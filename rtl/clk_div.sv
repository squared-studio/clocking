==> flow/design.v <==
module clk_div #(
    parameter int DIVISOR_SIZE = 9   
) (
    input logic arst_ni,   
    input logic [DIVISOR_SIZE-1:0] divisor_i,
    input logic clk_i,   
    output logic clk_o   
);
  logic bypass;   
  logic clk;   
  logic [DIVISOR_SIZE-1:0] count;   
  logic [DIVISOR_SIZE-1:0] count_p1;   
  logic [DIVISOR_SIZE-1:0] hct;   
  logic [DIVISOR_SIZE-1:0] lct;   
  assign bypass = (divisor_i < 2);
  assign count_p1 = count + 1;
  assign hct = divisor_i[DIVISOR_SIZE-1:1];
  assign lct = divisor_i[DIVISOR_SIZE-1:1] + divisor_i[0];
  assign clk_o = bypass ? clk_i : clk;
  always_ff @(posedge clk_i or negedge arst_ni) begin
    if (~arst_ni) begin
      clk   <= '0;
      count <= '1;
    end else begin
      if (clk == 0) begin
        if (count_p1 == lct) begin
          count <= '0;
          clk   <= '1;
        end else begin
          count <= count_p1;
        end
      end else begin
        if (count_p1 == hct) begin
          count <= '0;
          clk   <= '0;
        end else begin
          count <= count_p1;
        end
      end
    end
  end
endmodule
Tool chain data of clk_div
What the tools print for clk_div, step after step.
Lines are those of the file above, counted from 1.
Library cell names are shortened.
{ "design": {"top_module": "clk_div", "clock_port": "clk_i", "lib": "sky130hd", "pvt_corner": "tt_025C_1v80"} }

Word level
Yosys after proc, flatten, opt, wreduce and memory -nomap, before mapping. Enables and synchronous resets that opt folds into registers are not counted as muxes. Memory bits, and registers merged into a memory's read port (data or address), are not among the register bits. Print and check cells are not counted. Equal cells are merged and count once.
{ "bits": {"reg_bits": 10, "wordCells": 14} }
{ "op_classes": {"muxes": 7, "addsub": 2, "compare": 1, "equal": 2} }
{ "ops": {"columns": ["cell", "count"], "rows": [
  ["9-bit 2-to-1 mux", 3],
  ["8-bit by 1-bit adder with 9-bit output", 1],
  ["9-bit by 1-bit adder with 9-bit output (second input constant)", 1],
  ["9-bit by 2-bit < comparator with 1-bit output (second input constant)", 1],
  ["9-bit by 8-bit equality test with 1-bit output", 1],
  ["9-bit equality test", 1],
  ["1-bit 2-to-1 mux", 4]
]} }

Longest topological paths
Longest topological path by Yosys (ltp), each cell counted once; first at word level (registers and memories cut), then after technology mapping (sequential cells cut; the memories' decode and read muxes count).
{ "logic_depth": {"word_depth": 4, "abc_area": 0, "ltp_mapped": 9, "mapped_depth_nobuf": 8} }

Netlist
Yosys stat after the flow's synthesis: flattened, memories mapped to cells. It holds for the ABC_AREA given above (unset counts as 0); a run with the other value may have another netlist.
The area totals of this step are shown rounded.
{ "by_type": {"columns": ["cell_type", "count", "area_total_um2"], "rows": [
  ["dfstp_2", 9, 236.477],
  ["xnor2_1", 13, 113.859],
  ["xor2_1", 8, 70.067],
  ["nor3_1", 11, 55.053],
  ["nand3_1", 10, 50.048],
  ["ha_1", 3, 37.536],
  ["nor2_1", 9, 33.782],
  ["and3_1", 4, 25.024],
  ["dfrtp_1", 1, 25.024],
  ["nor4b_4", 1, 23.773],
  ["buf_6", 2, 22.522],
  ["o21a_1", 3, 22.522],
  ["a21oi_1", 4, 20.019],
  ["buf_12", 1, 20.019],
  ["o21ai_0", 4, 20.019],
  ["nand2b_1", 3, 18.768],
  ["nand4_1", 3, 18.768],
  ["a211o_1", 2, 17.517]
]} }
Other cell types: 28; their cells: 41.
{ "mapped": {"ff_cells": 10, "sequential_area_mm2": 0.00026, "mapped_area_mm2": 0.0011, "cell_count": 132, "buf_cells": 9} }

Appendix: measured runs

Flow measurements of clk_div on sky130hd: 2 stored runs with different settings, listed in no order. Input and output delays are each 20% of the period that was set; the output load is 0.01 pF.
The measured numbers are rounded.
[
  {
    "run": "job 1",
    "settings": { "period_ns": 3.48, "CORE_UTILIZATION": 21, "SETUP_SLACK_MARGIN": 0.79, "PLACE_DENSITY_LB_ADDON": 0.27, "CORE_ASPECT_RATIO": 1.25, "CORE_MARGIN": 6, "CELL_PAD_IN_SITES_DETAIL_PLACEMENT": 2, "TNS_END_PERCENT": 20, "ABC_AREA": 0, "CTS_CLUSTER_DIAMETER": 240, "CAP_MARGIN": 5, "SLEW_MARGIN": 15 },
    "results": { "ws_setup_ns": 0.47, "post_synth_area_mm2": 0.0011, "setupTns_ns": 0.000, "final_util_frac": 0.28, "design.die.area_mm2": 0.0073 }
  },
  {
    "run": "job 2",
    "settings": { "period_ns": 2.89, "CORE_UTILIZATION": 65, "SETUP_SLACK_MARGIN": 0.22, "PLACE_DENSITY": 0.37, "CORE_ASPECT_RATIO": 1.16, "CELL_PAD_IN_SITES_GLOBAL_PLACEMENT": 1, "ABC_AREA": 0, "GPL_TIMING_DRIVEN": 1, "CTS_CLUSTER_SIZE": 66, "SLEW_MARGIN": 25, "MIN_ROUTING_LAYER": "met2", "CAP_MARGIN": 20, "CORE_MARGIN": 2 },
    "outcome": "did not finish, placement stopped with GPL-0301"
  }
]
